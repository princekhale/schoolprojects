==> flow/design.v <==
module hv_sync(clk, vga_h_sync, vga_v_sync, blank_n);
input clk;
output reg vga_h_sync, vga_v_sync, blank_n;
reg [9:0]h_count; 
reg [9:0]v_count;
wire h_maxed, v_maxed, vga_hs, vga_vs, hori_valid, vert_valid, blank;
parameter	hori_line = 800,
				hori_back_porch = 144,
				hori_front_porch = 16,	
				vert_line = 524,
				vert_back_porch = 33,
				vert_front_porch = 10,
				hori_sync_cycle = 96,
				vert_sync_cycle = 2;
assign h_maxed = (h_count == (hori_line - 1'd1));
assign v_maxed = (v_count == (vert_line - 1'd1));
assign vga_hs = (h_count < hori_sync_cycle) ? 1'b0:1'b1;
assign vga_vs = (v_count < vert_sync_cycle) ? 1'b0:1'b1;
assign hori_valid = (h_count < (hori_line - hori_front_porch) && h_count >= hori_back_porch) ? 1'b1:1'b0;
assign vert_valid = (v_count < (vert_line - vert_front_porch) && v_count >= vert_back_porch) ? 1'b1:1'b0;
assign blank = hori_valid && vert_valid;
always @(posedge clk)
begin
	if(h_maxed)
		h_count <= 10'd0;
	else
		h_count <= h_count + 1'b1;
end
always @(posedge clk)
begin
	if(h_maxed)
	begin
		if(v_maxed)
			v_count <= 10'd0;
		else
			v_count <= v_count + 1'b1;
	end
end
always @(posedge clk)
begin
	vga_h_sync <= vga_hs;
	vga_v_sync <= vga_vs;
	blank_n    <= blank;
end
endmodule
# From RTL to reports: hv_sync
# The steps from the RTL of hv_sync to its reports follow in flow order.
# Line numbers count from 1 in the design file above.
# Not given: --
[design]
design = "hv_sync"
clock = "clk"
library = "sky130hd"
pvt_corner = "tt_025C_1v80"

# Word-level counts
# Source: Yosys, flattened and elaborated, memories not mapped. Widths are those after wreduce; folded enables and synchronous resets count as part of the registers. Registers that Yosys merges into a memory's read port (data or address) are not register bits. Print and check cells do not count. Equal cells are merged and count once.
[bits]
register_bits = 23
in_bits = 1
out_inout_bits = 3
wordCells = 22
[classes]
eq_ne = 2
cmp = 6
muxes = 4
add_sub_neg = 2
n_reduce_logical = 3
[ops]
columns = ["op", "count"]
rows = [
  ["10-bit by 1-bit adder with 10-bit output with constant B", 2],
  ["10-bit less-than comparator with constant B", 2],
  ["10-bit equality test with constant B", 2],
  ["10-bit by 2-bit less-than comparator with 1-bit output with constant B", 1],
  ["10-bit by 6-bit greater-or-equal comparator with 1-bit output with constant B", 1],
  ["10-bit by 7-bit less-than comparator with 1-bit output with constant B", 1],
  ["10-bit by 8-bit greater-or-equal comparator with 1-bit output with constant B", 1],
  ["1-bit two-way mux", 4],
  ["1-bit logical AND", 3],
]

# Depth
# Longest topological path by Yosys (ltp), each cell counted once; first at word level (registers and memories cut), then after technology mapping (sequential cells cut; the memories' decode and read muxes count).
[depth]
depth_word = 4
ABC_AREA = 1
ltp_mapped = 8
depth_no_buf = 8

# Netlist
# The flow's flattened synthesis, as Yosys stat reports it; memories are mapped. The netlist is that of the ABC_AREA named above (0 if unset); the other value can give another one.
# The area totals of this step are shown rounded.
[mapped]
synth_area_um2 = 1190
buf_cells = 0
ff_cells = 23
sequential_area_um2 = 561
stdcells = 146
[by_type]
columns = ["type", "count", "type_area_um2"]
rows = [
  ["sky130_fd_sc_hd__edfxtp_1", 10, 300.288],
  ["sky130_fd_sc_hd__dfxtp_1", 13, 260.25],
  ["sky130_fd_sc_hd__nand2_1", 31, 116.362],
  ["sky130_fd_sc_hd__inv_1", 25, 93.84],
  ["sky130_fd_sc_hd__nor2_1", 22, 82.579],
  ["sky130_fd_sc_hd__ha_1", 5, 62.56],
  ["sky130_fd_sc_hd__xor2_1", 7, 61.309],
  ["sky130_fd_sc_hd__nand3_1", 12, 60.058],
  ["sky130_fd_sc_hd__nand3_2", 5, 50.048],
  ["sky130_fd_sc_hd__xnor2_1", 3, 26.275],
  ["sky130_fd_sc_hd__a21oi_1", 4, 20.019],
  ["sky130_fd_sc_hd__nor2_2", 3, 18.768],
  ["sky130_fd_sc_hd__nor2_4", 1, 11.261],
  ["sky130_fd_sc_hd__o21ai_0", 2, 10.01],
  ["sky130_fd_sc_hd__nand4_1", 1, 6.256],
  ["sky130_fd_sc_hd__or2_2", 1, 6.256],
  ["sky130_fd_sc_hd__nor3_1", 1, 5.005],
]

# Path before layout
# Path of least setup slack by OpenSTA after synthesis, without wires, with an ideal clock, recovery checks aside; 20% of the period is set as input and as output delay. Where synthesis merged equal registers, the netlist keeps one of their names.
[synth_timing]
path_type = "register to register"
startpoint = "reg h_count[0]"
endpoint = "reg v_count[0]"
driving_pins = 6
setup_slack_ns = 0.600
delay_ns = 1.470
t_required_ns = 1.736
period_ns = 2.07
setup_ns = 0.334
path_buffers = 0
arrival_ns = 1.136
t_first_pin_ns = 0.000
period_less_setup_slack_ns = 1.47
# "delay_ns" = arrival - input delay + setup time.
# "driving_pins" counts driving pins, that of a launching flip-flop among them; a cell with two outputs on the path counts twice.
# "period_less_setup_slack_ns" = period - worst setup slack (recovery checks aside). The figure is calculated, with input and output delays left at 20% of the set period.
# The rows between start and end are the longest chain of elaborated cells between them; the timing report does not say that the signal goes this way. Where chains are equally long, one stands for them.
# Each line given opens the expression or statement behind the cell; cells for indexed reads and writes are added by Yosys, which also makes memories of some case tables.
[synth_via]
cell_sequence = "sky130_fd_sc_hd__dfxtp_1 sky130_fd_sc_hd__ha_1 sky130_fd_sc_hd__nand3_1 sky130_fd_sc_hd__inv_1 sky130_fd_sc_hd__nand3_2 sky130_fd_sc_hd__inv_1"
elab_chain_cells = 1
cells_between = 1
cone_lines = 1
cone_classes = "1 x eq/ne"
[synth_lines]
columns = ["item", "line", "rtl"]
rows = [
  ["from (decl)", 4, "reg [9:0]h_count;"],
  ["from (assign)", 25, "h_count <= 10'd0;"],
  ["from (assign)", 27, "h_count <= h_count + 1'b1;"],
  ["10-bit equality test", 15, "assign h_maxed = (h_count == (hori_line - 1'd1));"],
  ["to (assign)", 34, "v_count <= 10'd0;"],
  ["to (assign)", 36, "v_count <= v_count + 1'b1;"],
  ["to (decl)", 5, "reg [9:0]v_count;"],
]

# Path in the finished layout
# Path of least setup slack in the final report of job 1 (OpenROAD, finished layout, wires in). Where an end is a register, its clock arrival counts in the times.
[layout_timing]
path_type = "register to output"
startpoint = "reg blank_n"
endpoint = "out blank_n"
t_first_pin_ns = 0.30
t_required_ns = 2.86
path_buffers = 1
driving_pins = 2
period_ns = 3.58
setup_slack_ns = 1.72
output_delay_ns = 0.72
arrival_ns = 1.14
[layout_via]
cell_sequence = "sky130_fd_sc_hd__dfxtp_1 sky130_fd_sc_hd__clkdlybuf4s50_1"
elab_chain_cells = 0
cells_between = 0
cone_lines = 0
[layout_lines]
columns = ["item", "line", "rtl"]
rows = [
  ["from (decl)", 3, "output reg vga_h_sync, vga_v_sync, blank_n;"],
  ["from (assign)", 43, "blank_n <= blank;"],
  ["to (decl)", 3, ""],
]

Record of 2 stored runs of the RTL-to-layout flow on hv_sync, platform sky130hd. The runs are unordered. Constraints: input delay and output delay 20% of the set period each, output load 0.01 pF.
By "timing.achieved_period_ns" is meant the clock period of the run minus its worst setup slack. This is arithmetic on one report: input and output delays are still those of the set period (20% each).
"worst_path_ns" means the part of the period allowed to the worst setup path (the constraints hold back 20% at inputs and 20% at outputs) less its slack; where the path has registers, the arrival times of their clocks count too.
"total_power_uw" is the tool's figure for a default switching activity; nothing was simulated.
The measured numbers are rounded.

# job 1
==> flow/run.sh <==
#!/bin/bash
# the make line also repeats the synthesis and layout settings of config.mk as NAME=value (left out here)
make -C /OpenROAD-flow-scripts/flow DESIGN_CONFIG=/design/flow/config.mk WORK_HOME=/design/flow/orfs CLKGATE_MAP_FILE= finish
==> flow/config.mk <==
export PLATFORM = sky130hd
export DESIGN_NAME = hv_sync
export DESIGN_NICKNAME = hv_sync
export VERILOG_FILES = /design/flow/design.v
export SDC_FILE = /design/flow/constraint.sdc
export NUM_CORES = 4
export LEC_CHECK = 0
export ABC_AREA = 1
export CAP_MARGIN = 20
export CELL_PAD_IN_SITES_DETAIL_PLACEMENT = 0
export CELL_PAD_IN_SITES_GLOBAL_PLACEMENT = 1
export CORE_MARGIN = 5
export CORE_UTILIZATION = 46
export CTS_CLUSTER_SIZE = 41
export GPL_TIMING_DRIVEN = 1
export MIN_ROUTING_LAYER = met2
export PLACE_DENSITY = 0.49
export SETUP_SLACK_MARGIN = 0.19
export SLEW_MARGIN = 20
export TNS_END_PERCENT = 10
==> flow/constraint.sdc <==
create_clock -name core_clock -period 3.58 [get_ports {clk}]
set_input_delay 0.7160 -clock core_clock [delete_from_list [all_inputs] [get_ports {clk}]]
set_output_delay 0.7160 -clock core_clock [all_outputs]
set_load 0.01 [all_outputs]

==> job 1: results <==
yosys_chip_area_um2=1190
final_die_area_um2=3710
final_cell_area_um2=1290
util_pct=51.9
worstSetupSlack_ns=1.72
fin_tns_ns=0.000
hold_worst_slack_ns=0.514
total_power_uw=384
timing.achieved_period_ns=1.861
worst_path_ns=1.14
timing.worst_path_kind="register to output"

# job 2
==> flow/run.sh <==
#!/bin/bash
# the make line also repeats the synthesis and layout settings of config.mk as NAME=value (left out here)
make -C /OpenROAD-flow-scripts/flow DESIGN_CONFIG=/design/flow/config.mk WORK_HOME=/design/flow/orfs CLKGATE_MAP_FILE= finish
==> flow/config.mk <==
export PLATFORM = sky130hd
export DESIGN_NAME = hv_sync
export DESIGN_NICKNAME = hv_sync
export VERILOG_FILES = /design/flow/design.v
export SDC_FILE = /design/flow/constraint.sdc
export NUM_CORES = 4
export LEC_CHECK = 0
export CAP_MARGIN = 20
export CORE_MARGIN = 2
export CORE_UTILIZATION = 21
export SLEW_MARGIN = 20
==> flow/constraint.sdc <==
create_clock -name core_clock -period 2.19 [get_ports {clk}]
set_input_delay 0.4380 -clock core_clock [delete_from_list [all_inputs] [get_ports {clk}]]
set_output_delay 0.4380 -clock core_clock [all_outputs]
set_load 0.01 [all_outputs]

==> job 2: results <==
yosys_chip_area_um2=1080
final_die_area_um2=5730
final_cell_area_um2=1250
util_pct=24.8
worstSetupSlack_ns=0.339
fin_tns_ns=0.000
hold_worst_slack_ns=0.482
total_power_uw=699
timing.achieved_period_ns=1.851
worst_path_ns=1.85
timing.worst_path_kind="register to register"
